==> flow/design.v <==
module fifo_rx				
#(
					parameter WIDTH = 8,
					parameter DEPTH = 64
)		
(
					input logic clk,  
					input logic reset_n,
					input logic en_cdr,
					input logic data_in,
					input logic psel,
					input logic pwrite,
					input logic penable,
					output logic pready,
					output logic pslverr,
					output logic [WIDTH-1:0] prdata
);
parameter PTR_WIDTH = $clog2(DEPTH);
logic [WIDTH-1:0] mem [DEPTH-1:0];
logic [PTR_WIDTH:0] wr_ptr, rd_ptr;
logic full;  
logic empty; 
logic wr_en;
logic rd_en;
reg [7:0] shift_register;
logic [2:0] i;
reg en_cdr_prec;
assign pready = 1'b1;
always_comb begin
	if((wr_ptr[PTR_WIDTH-1:0]) == (rd_ptr[PTR_WIDTH-1:0])) begin
		full = (wr_ptr[PTR_WIDTH]) ^ (rd_ptr[PTR_WIDTH]);  
		empty = wr_ptr[PTR_WIDTH] ~^ rd_ptr[PTR_WIDTH];  
	end
	else begin
		full = 0;
		empty = 0;
	end
end
assign pslverr = empty;
assign wr_en = ~en_cdr_prec && en_cdr && (i == 0);
always @(posedge clk, negedge reset_n) begin
	if (~reset_n) begin
		shift_register <= 'b0;
    en_cdr_prec <= 'b0;
		i <=0;
	end
	else begin
    en_cdr_prec <= en_cdr;
    if(~en_cdr_prec && en_cdr) begin
      shift_register <= {data_in, shift_register[7:1]};
      i <= i + 1;
    end
    else begin
      shift_register <= shift_register;
      i <= i;
    end
	end
end
always_ff @(posedge clk, negedge reset_n) begin
	if(~reset_n) begin
		for(integer i = 0; i < DEPTH; i++) begin
			mem[i] <= 0;
		end
		wr_ptr <= 0;
	end
	else begin
		if(wr_en) begin
      mem[wr_ptr[PTR_WIDTH-1:0]] <= shift_register;
      wr_ptr <= wr_ptr + 1;
		end
		else begin
      wr_ptr <= wr_ptr;
      mem[wr_ptr[PTR_WIDTH-1:0]] <= mem[wr_ptr[PTR_WIDTH-1:0]];
		end
	end
end
assign rd_en = psel && penable && !pwrite && !empty;
always_ff @(posedge clk, negedge reset_n) begin
  if(~reset_n)
    prdata <= 'b0;
  else begin
    if(rd_en)
	  	prdata <= mem[rd_ptr[PTR_WIDTH-1:0]];
	  else
	  	prdata <= 'b0;
  end
end	
always_ff @(posedge clk, negedge reset_n) begin
	if(~reset_n) begin
		rd_ptr <= 'b0;
	end
	else begin
		if (rd_en || (full && wr_en)) 
			rd_ptr <= rd_ptr + 1;
		else
      rd_ptr <= rd_ptr;
  end
end
endmodule
# From RTL to reports: fifo_rx
# Tool output for the design above, in the order of the flow.
# Line numbers count from 1 in the design file above.
# Cell names lack the library's common part.
# A cell with - has no value.
# inputs
top_module	fifo_rx
clk_port	clk
library	sky130hd
pvt_corner	tt_025C_1v80

# After elaboration
# Counts by Yosys on the flattened word-level netlist (proc, flatten, opt, wreduce). Print and check cells are left out. Cells with the same type and inputs are merged into one.
# bits
reg_bits	546
in_bits	7
out_inout_bits	10
wordCells	412
# op_classes
add_sub_neg	3
n_eq	127
n_mux	197
n_logic	3
n_reduce_logical	12
# ops
cell	n
8-bit 2-to-1 mux	193
8-bit case mux with 64-bit select	1
8-bit case mux with 63-bit select	1
6-bit == test with constant B	64
6-bit by 5-bit == test with 1-bit output with constant B	32
6-bit by 4-bit == test with 1-bit output with constant B	16
6-bit by 3-bit == test with 1-bit output with constant B	8
6-bit by 2-bit == test with 1-bit output with constant B	4
7-bit by 1-bit adder with 7-bit output with constant B	2
6-bit by 1-bit == test with 1-bit output with constant B	2
6-bit logical NOT	2
1-bit logical AND	6
6-bit == test	1
3-bit by 1-bit adder with 3-bit output with constant B	1
3-bit logical NOT	1
1-bit logical NOT	2
1-bit 2-to-1 mux	2
1-bit bitwise XNOR	1
1-bit bitwise XOR	1
1-bit logical OR	1
1-bit NOT	1

# Longest topological paths
# Depth = most cells in a row (Yosys ltp): at word level without a register or memory, in the mapped netlist without a sequential cell, where the memories' decode and read muxes count.
# depth
word_depth	5
abc_area	0
mapped_depth	14

# Netlist
# Yosys stat after the flow's synthesis: flattened, memories mapped to cells. It holds for the ABC_AREA given above (unset counts as 0); a run with the other value may have another netlist.
# types
cell	n	area_total_um2
dfrtp_1	546	1.37E+04
nand2_1	660	2.48E+03
nand3_1	465	2.33E+03
o21ai_0	464	2.32E+03
a22oi_1	217	1.63E+03
nand4_1	141	882.096
clkbuf_1	143	536.765
o21ai_2	60	525.504
buf_1	90	337.824
nor2_1	82	307.795
nor4_1	45	281.52
a22o_1	22	192.685
mux2_2	16	180.173
a221oi_1	19	166.41
nand3b_1	22	165.158
xnor2_1	18	157.651
buf_2	28	140.134
ha_1	10	125.12
# Not listed: further types 51, cells in them 248.
# mapped
cells	3296
mapped_area_um2	28184.5
seqArea_um2	13663.1
flip_flops	546
n_buf	274

# Timing after synthesis
# Source: OpenSTA report_checks on the synthesized netlist (no wires, ideal clock, input and output delay 20% of the period each), path of least setup slack; recovery checks are left aside. Register names are those of the netlist, which keeps one name where synthesis merged equal registers.
# synth_timing
path_kind	register -> register
from	register wr_ptr[0]
to	register mem[37][2]
period_ps	4950
setup_ps	122
launch_ps	0
arrival_ps	3083
t_required_ps	4828
slack_ps	1745
path_delay_ps	3205
path_stages	13
n_path_buf	3
synth_period_reached_ps	3205
# "path_delay_ps" is the arrival time less input delay plus setup time.
# "path_stages": output pins that drive a net of the path, with the launching flip-flop's if there is one; two outputs of one cell count as two.
# "synth_period_reached_ps" = period - worst setup slack (recovery checks aside). The figure is calculated, with input and output delays left at 20% of the set period.
# Between the ends stands the longest chain of elaborated cells between them, by number of cells; it is not shown to be the way that was timed. Of several equally long chains one is given.
# Each line given opens the expression or statement behind the cell; cells for indexed reads and writes are added by Yosys, which also makes memories of some case tables.
# A register here has more assigning lines than the two given.
# Where a signal picks the word or bit written, the line may be left out of the assigning lines.
# synth_between
path_cell_list	dfrtp_1 > inv_1 > ha_1 > clkbuf_1 > and3_1 > buf_2 > nand3_1 > nand4_1 > or4_1 > or4_4 > o31ai_4 > buf_6 > o21ai_2
elab_chain_cells	4
cone_cells	67
# synth_rtl
element	line	text
start, declared	20	logic [PTR_WIDTH:0] wr_ptr, rd_ptr;
start, assigned	69	wr_ptr <= wr_ptr + 1;
start, assigned	72	wr_ptr <= wr_ptr;
6-bit == test	73	mem[wr_ptr[PTR_WIDTH-1:0]] <= mem[wr_ptr[PTR_WIDTH-1:0]];
8-bit case mux with 63-bit select	73
8-bit 2-to-1 mux	73
8-bit 2-to-1 mux	67	if(wr_en) begin
end, assigned	62	mem[i] <= 0;
end, declared	19	logic [WIDTH-1:0] mem [DEPTH-1:0];

# Timing after layout
# From the final timing report of run 2: the path of least setup slack in the routed layout; clock arrival at registers is part of the times.
# The path's times are printed in steps of 10 ps; the period is the one set.
# layout_timing
path_kind	register -> register
from	register wr_ptr[0]
to	register mem[52][7]
period_ps	4060
setup_ps	160
launch_ps	620
arrival_ps	4590
t_required_ps	4520
slack_ps	-70
path_stages	15
n_path_buf	5
# Between the ends stands the longest chain of elaborated cells between them, by number of cells; it is not shown to be the way that was timed. Of several equally long chains one is given.
# A register here has more assigning lines than the two given.
# Where a signal picks the word or bit written, the line may be left out of the assigning lines.
# layout_between
path_cell_list	dfrtp_1 > inv_1 > ha_1 > nor3b_2 > buf_12 > buf_4 > nand3_1 > nand4_1 > nor4_2 > buf_4 > nand4_1 > buf_4 > o21ai_4 > buf_12 > o21ai_0
elab_chain_cells	4
cone_cells	67
# layout_rtl
element	line	text
start, declared	20	logic [PTR_WIDTH:0] wr_ptr, rd_ptr;
start, assigned	69	wr_ptr <= wr_ptr + 1;
start, assigned	72	wr_ptr <= wr_ptr;
6-bit == test	73	mem[wr_ptr[PTR_WIDTH-1:0]] <= mem[wr_ptr[PTR_WIDTH-1:0]];
8-bit case mux with 63-bit select	73
8-bit 2-to-1 mux	73
8-bit 2-to-1 mux	67	if(wr_en) begin
end, assigned	62	mem[i] <= 0;
end, declared	19	logic [WIDTH-1:0] mem [DEPTH-1:0];

# Top module fifo_rx; platform sky130hd; tools Yosys and OpenROAD; 2 stored runs in no particular order. Input and output delays are each 20% of the period that was set; the output load is 0.01 pF.
# "total_power_mw" is the tool's figure for a default switching activity; nothing was simulated.
# Settings: - = not set for that run.
# A result given as - is not shown for that run.
run name	period_ns	CORE_UTILIZATION	SETUP_SLACK_MARGIN	PLACE_DENSITY	HOLD_SLACK_MARGIN	SLEW_MARGIN	MIN_ROUTING_LAYER	CAP_MARGIN	CORE_MARGIN	final_setup_ws_ps	total_power_mw	yosys.chip_area_um2	finalUtil_pct	cell_area_final_um2	total_die_area_um2	timing.setup.tns_ps
run 1	2.18	45	0.17	0.77	0.13	20	met2	20	2	-	-	-	-	-	-	-
run 2	4.06	40	-	-	-	20	-	20	2	-71	30.917	28184.5	49.4	34565.7	72600.6	-3239
# Run 1: not finished: routing ended with error GRT-0116
