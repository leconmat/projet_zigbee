==> flow/design.v <==
module FIFO_Tx #(
					parameter WIDTH = 8,
					parameter DEPTH = 64
)				
(					input logic clk,  
					input logic reset_n,
					input logic en_IQ,
					input logic [7:0] pwdata,
					input logic psel,
					input logic pwrite,
					input logic penable,
					output logic pready,
					output logic pslverr,
					output logic data_out, 
					output logic IQ_rate,
					output reg mem_state  
);
logic wr_en, rd_en;
parameter PTR_WIDTH = $clog2(DEPTH);
logic [WIDTH-1:0] mem [DEPTH-1:0] ;
logic [PTR_WIDTH:0] wr_ptr, rd_ptr;
logic full;  
logic empty; 
reg [4:0] counter_clock;
reg [2:0] compteur;
always_comb begin
	if((wr_ptr[PTR_WIDTH-1:0]) == (rd_ptr[PTR_WIDTH-1:0])) begin
		full = (wr_ptr[PTR_WIDTH]) ^ (rd_ptr[PTR_WIDTH]);  
		empty = wr_ptr[PTR_WIDTH] ~^ rd_ptr[PTR_WIDTH];  
	end
	else begin
		full = 0;
		empty = 0;
	end
end
always_comb begin 
	if (empty == 1'b1) begin
		mem_state = 1'b0;  
	end
	else
		mem_state = 1'b1;
end
always_comb begin
	if (full == 1) begin 
		pslverr = 1'b1;  
	end
	else 
		pslverr =1'b0;
end
assign pready = 1;
assign wr_en = psel && penable && pwrite && !full;
always_ff @(posedge clk, negedge reset_n) begin
	if (~reset_n)
		for(integer i = 0; i < DEPTH; i++)
			mem[i] <= 0;
	else if(wr_en)
		mem[wr_ptr[PTR_WIDTH-1:0]] <= pwdata;
	else
		mem[wr_ptr[PTR_WIDTH-1:0]] <= mem[wr_ptr[PTR_WIDTH-1:0]];
end
always_ff @(posedge clk, negedge reset_n) begin
	if(~reset_n) begin
		wr_ptr <= 'h0;
	end
	else begin
		if(wr_en)
			wr_ptr <= wr_ptr + 1;
		else
			wr_ptr <= wr_ptr;
	end
end
assign rd_en = en_IQ && !empty;
typedef enum logic {
    Idle_Read,
    Read
    } fsm_rd;
fsm_rd state_rd, next_state_rd;
always_ff @(posedge clk, negedge reset_n) begin
		if (~reset_n) 
		    state_rd <= Idle_Read;
		else
		    state_rd <= next_state_rd;
end
always_comb begin
	unique case (state_rd)
		Idle_Read: begin 
			if (rd_en) 
				next_state_rd = Read;
			else  
				next_state_rd = Idle_Read;
		end
		Read : begin 
			if (rd_en) 
				next_state_rd = Read;
			else
				next_state_rd = Idle_Read;
		end
	endcase		
end
always_comb begin
	case (state_rd)
		Idle_Read: begin 
			data_out = 'b0; 
		end
		Read : begin 
			data_out = mem[rd_ptr[PTR_WIDTH-1:0]][compteur];
		end
	endcase		
end
always @(posedge clk, negedge reset_n) begin 
	if (~reset_n) begin
		counter_clock <= 0;
		compteur <= 0;
		IQ_rate <=  0;
		rd_ptr <= 'h0;
	end
	else if (state_rd == Read) begin
		if(counter_clock == 13) begin
			IQ_rate <= 1;
			counter_clock <= counter_clock + 1;
		end
		else if (counter_clock==24) begin 
			IQ_rate <= 0;
			counter_clock <= 'b0;
			if(compteur == 7) begin
				compteur <= 'b0;
				rd_ptr <= rd_ptr + 1;
			end
			else
				compteur <= compteur + 1;
		end 
		else  
			counter_clock <= counter_clock + 1;
	end
	else begin
		counter_clock <= 0;
		compteur <= 0;
		IQ_rate <= 0;
	end
end 
endmodule 
### Reports on FIFO_Tx

What the tools print for FIFO_Tx, step after step.
Line numbers count from 1 in the design file above.
Operators carry their Yosys type and port widths (W data, S select, Z words).
Not given: n/a

| inputs | value |
|---|---|
| design top | FIFO_Tx |
| clock | clk |
| library | sky130hd |
| timing corner | tt_025C_1v80 |

### After elaboration

Counts by Yosys on the flattened word-level netlist (proc, flatten, opt, wreduce). Print and check cells are left out. Cells with the same type and inputs are merged into one.

| storage and ports | value |
|---|---|
| flip-flop bits (word level) | 536 |
| bits of input ports | 14 |
| output and inout bits | 5 |
| elaborated cells | 433 |

| operators by class | value |
|---|---|
| add/subtract/negate cells | 4 |
| equality and inequality tests | 133 |
| shift operators | 1 |
| mux-type cells | 211 |
| bitwise logic cells | 4 |
| reduce/logical cells | 10 |

Operators with widths:

| operator | count |
|---|---|
| $mux W8 | 193 |
| $pmux W8 S64 | 1 |
| $pmux W8 S63 | 1 |
| $eq A6 B6 Y1 const B | 64 |
| $eq A6 B5 Y1 const B | 32 |
| $eq A6 B4 Y1 const B | 16 |
| $eq A6 B3 Y1 const B | 8 |
| $eq A6 B2 Y1 const B | 4 |
| $mux W5 | 3 |
| $add A7 B1 Y7 const B | 2 |
| $eq A6 B1 Y1 const B | 2 |
| $logic_not A6 Y1 | 2 |
| $mux W3 | 4 |
| $shiftx A8 B3 Y1 | 1 |
| $mux W1 | 8 |
| $eq A6 B6 Y1 | 1 |
| $add A5 B1 Y5 const B | 1 |
| $eq A5 B4 Y1 const B | 1 |
| $eq A5 B5 Y1 const B | 1 |
| $logic_and A1 B1 Y1 | 4 |
| $reduce_and A4 Y1 | 1 |
| $add A3 B1 Y3 const B | 1 |
| $ne A3 B1 Y1 const B | 1 |
| $eq A3 B3 Y1 const B | 1 |
| $not A1 Y1 | 2 |
| $logic_not A1 Y1 | 2 |
| $ne A2 B1 Y1 const B | 1 |
| $ne A2 B2 Y1 const B | 1 |

Other operator kinds: 4; their cells: 4.

### Depth

Depth = most cells in a row (Yosys ltp): at word level without a register or memory, in the mapped netlist without a sequential cell, where the memories' decode and read muxes count.

| logic depth | value |
|---|---|
| word-level depth | 5 |
| ABC_AREA | 1 |
| depth in mapped cells | 21 |

### Mapped cells and area

Yosys stat after the flow's synthesis: flattened, memories mapped to cells. It holds for the ABC_AREA given above (unset counts as 0); a run with the other value may have another netlist.

| mapped netlist | value |
|---|---|
| mapped cells | 4,578 |
| chip area (Yosys) | 0.0304817 mm² |
| sequential area | 0.0134129 mm² |
| flip-flop cells | 536 |
| buffer cells | 179 |

Cells by type:

| cell type | count | area in all (µm²) |
|---|---|---|
| sky130_fd_sc_hd__dfrtp_1 | 536 | 1.34E+04 |
| sky130_fd_sc_hd__nand2_1 | 2,719 | 1.02E+04 |
| sky130_fd_sc_hd__nor2_1 | 418 | 1.57E+03 |
| sky130_fd_sc_hd__nand4_1 | 106 | 663.136 |
| sky130_fd_sc_hd__inv_1 | 171 | 641.866 |
| sky130_fd_sc_hd__nand3_1 | 87 | 435.418 |
| sky130_fd_sc_hd__a22oi_1 | 53 | 397.882 |
| sky130_fd_sc_hd__o21ai_0 | 79 | 395.379 |
| sky130_fd_sc_hd__buf_2 | 78 | 390.374 |
| sky130_fd_sc_hd__buf_4 | 44 | 330.317 |
| sky130_fd_sc_hd__buf_6 | 25 | 281.52 |
| sky130_fd_sc_hd__inv_2 | 53 | 198.941 |
| sky130_fd_sc_hd__ha_1 | 13 | 162.656 |
| sky130_fd_sc_hd__nand3_2 | 15 | 150.144 |
| sky130_fd_sc_hd__nand2_4 | 12 | 135.13 |
| sky130_fd_sc_hd__nor3_1 | 27 | 135.13 |
| sky130_fd_sc_hd__xor2_1 | 15 | 131.376 |
| sky130_fd_sc_hd__clkbuf_1 | 25 | 93.84 |

Other cell types: 25; their cells: 102.

### Worst setup path after synthesis

Path of least setup slack by OpenSTA after synthesis, without wires, with an ideal clock, recovery checks aside; 20% of the period is set as input and as output delay. Where synthesis merged equal registers, the netlist keeps one of their names.

| path post-synthesis | value |
|---|---|
| kind | flip-flop to output port |
| start point | register rd_ptr[0] |
| end point | output port data_out |
| period | 6.81 ns |
| time at the first pin | 0.000 ns |
| arrival | 2.311 ns |
| required time | 5.448 ns |
| path slack | 3.137 ns |
| delay of the path | 2.311 ns |
| driving pins on the path | 18 |
| buffers on the path | 1 |
| synthesis period reached | 3.673 ns |

"delay of the path" = arrival - input delay + setup time.
A path that ends at an output port has no setup time.
"driving pins on the path": output pins that drive a net of the path, with the launching flip-flop's if there is one; two outputs of one cell count as two.
"synthesis period reached" = period - worst setup slack (recovery checks aside). The figure is calculated, with input and output delays left at 20% of the set period.
Between the ends stands the longest chain of elaborated cells between them, by number of cells; it is not shown to be the way that was timed. Of several equally long chains one is given.
Each line given opens the expression or statement behind the cell; cells for indexed reads and writes are added by Yosys, which also makes memories of some case tables.

| on the way, post-synthesis | value |
|---|---|
| cell sequence | sky130_fd_sc_hd__dfrtp_1 sky130_fd_sc_hd__inv_1 sky130_fd_sc_hd__ha_1 sky130_fd_sc_hd__clkbuf_1 sky130_fd_sc_hd__nand3_1 sky130_fd_sc_hd__nor2_1 sky130_fd_sc_hd__nor2_1 sky130_fd_sc_hd__nand2_1 sky130_fd_sc_hd__nor2_1 sky130_fd_sc_hd__nand2_1 sky130_fd_sc_hd__nor2_1 sky130_fd_sc_hd__nand2_1 sky130_fd_sc_hd__o21ai_0 sky130_fd_sc_hd__inv_1 sky130_fd_sc_hd__nand2_1 sky130_fd_sc_hd__nand3_1 sky130_fd_sc_hd__nand2_1 sky130_fd_sc_hd__nor2_1 |
| length of the longest elaborated chain | 5 |

RTL lines, path post-synthesis:

| element | line | source |
|---|---|---|
| start: declaration | 21 | `logic [PTR_WIDTH:0] wr_ptr, rd_ptr;` |
| start: assignment | 115 | `rd_ptr <= 'h0;` |
| start: assignment | 127 | `rd_ptr <= rd_ptr + 1;` |
| $eq A6 B6 Y1 | 106 | `data_out = mem[rd_ptr[PTR_WIDTH-1:0]][compteur];` |
| $pmux W8 S64 | 106 |  |
| $mux W8 | 101 | `case (state_rd)` |
| $shiftx A8 B3 Y1 | 106 |  |
| $pmux W1 S2 | 101 |  |
| end: declaration | 14 | `output logic data_out,` |

### Worst path after layout

Path of least setup slack in the final report of entry A (OpenROAD, finished layout, wires in). Where an end is a register, its clock arrival counts in the times.

| path post-layout | value |
|---|---|
| kind | flip-flop to output port |
| start point | register rd_ptr[0] |
| end point | output port data_out |
| period | 7.57 ns |
| time at the first pin | 0.63 ns |
| arrival | 4.02 ns |
| required time | 6.06 ns |
| path slack | 2.03 ns |
| driving pins on the path | 19 |
| buffers on the path | 2 |

Between the ends stands the longest chain of elaborated cells between them, by number of cells; it is not shown to be the way that was timed. Of several equally long chains one is given.

| on the way, post-layout | value |
|---|---|
| cell sequence | sky130_fd_sc_hd__dfrtp_2 sky130_fd_sc_hd__inv_2 sky130_fd_sc_hd__ha_1 sky130_fd_sc_hd__buf_6 sky130_fd_sc_hd__nand3_4 sky130_fd_sc_hd__nor2_4 sky130_fd_sc_hd__nand2_1 sky130_fd_sc_hd__nand2_1 sky130_fd_sc_hd__nor2_1 sky130_fd_sc_hd__nand2_1 sky130_fd_sc_hd__nor2_1 sky130_fd_sc_hd__nand2_1 sky130_fd_sc_hd__nor2_1 sky130_fd_sc_hd__nand3_1 sky130_fd_sc_hd__nand3_1 sky130_fd_sc_hd__nand2_1 sky130_fd_sc_hd__nor2_1 sky130_fd_sc_hd__nor2_1 sky130_fd_sc_hd__clkdlybuf4s50_1 |
| length of the longest elaborated chain | 5 |

RTL lines, path post-layout:

| element | line | source |
|---|---|---|
| start: declaration | 21 | `logic [PTR_WIDTH:0] wr_ptr, rd_ptr;` |
| start: assignment | 115 | `rd_ptr <= 'h0;` |
| start: assignment | 127 | `rd_ptr <= rd_ptr + 1;` |
| $eq A6 B6 Y1 | 106 | `data_out = mem[rd_ptr[PTR_WIDTH-1:0]][compteur];` |
| $pmux W8 S64 | 106 |  |
| $mux W8 | 101 | `case (state_rd)` |
| $shiftx A8 B3 Y1 | 106 |  |
| $pmux W1 S2 | 101 |  |
| end: declaration | 14 | `output logic data_out,` |

--- measured runs ---
FIFO_Tx through Yosys and OpenROAD on sky130hd: 2 stored runs, unordered, with their settings and measured results. The constraints put input and output delay at 20% of the set period each and load the outputs with 0.01 pF.
"period reached" means the clock period less the worst setup slack. The figure is calculated, with input and output delays left at 20% of the set period.
By "worst setup path time" is meant the share of the clock period that the worst setup path is allowed (20% is reserved at inputs, 20% at outputs), minus its slack. Clock arrival times at its registers enter into it.
"total design power" is the tool's figure for a default switching activity; nothing was simulated.
A setting shown as -- is not set for that run.

| name | entry A | entry B |
|---|---|---|
| period_ns | 7.57 | 4.66 |
| CORE_UTILIZATION | 55 | 40 |
| SETUP_SLACK_MARGIN | 2.05 | -- |
| ABC_AREA | 1 | -- |
| SLEW_MARGIN | 35 | 20 |
| CAP_MARGIN | 20 | 20 |
| CORE_MARGIN | 2 | 2 |
| worst slack on setup checks (ns) | 2.033 | -0.652 |
| die footprint (mm²) | 0.0573195 | 0.0746109 |
| worst setup path time (ns) | 4.02 | 4.38 |
| type of the worst setup path | flip-flop to output port | flip-flop to output port |
| final utilization (%) | 61.8 | 50.5 |
| standard-cell area after layout (mm²) | 0.0339801 | 0.0361872 |
| period reached (ns) | 5.537 | 5.312 |
| setup total negative slack (ns) | 0.000 | -0.652 |
| total design power (µW) | 14,411 | 20,283 |
| post-synthesis cell area (mm²) | 0.0304817 | 0.0289765 |
--- end ---
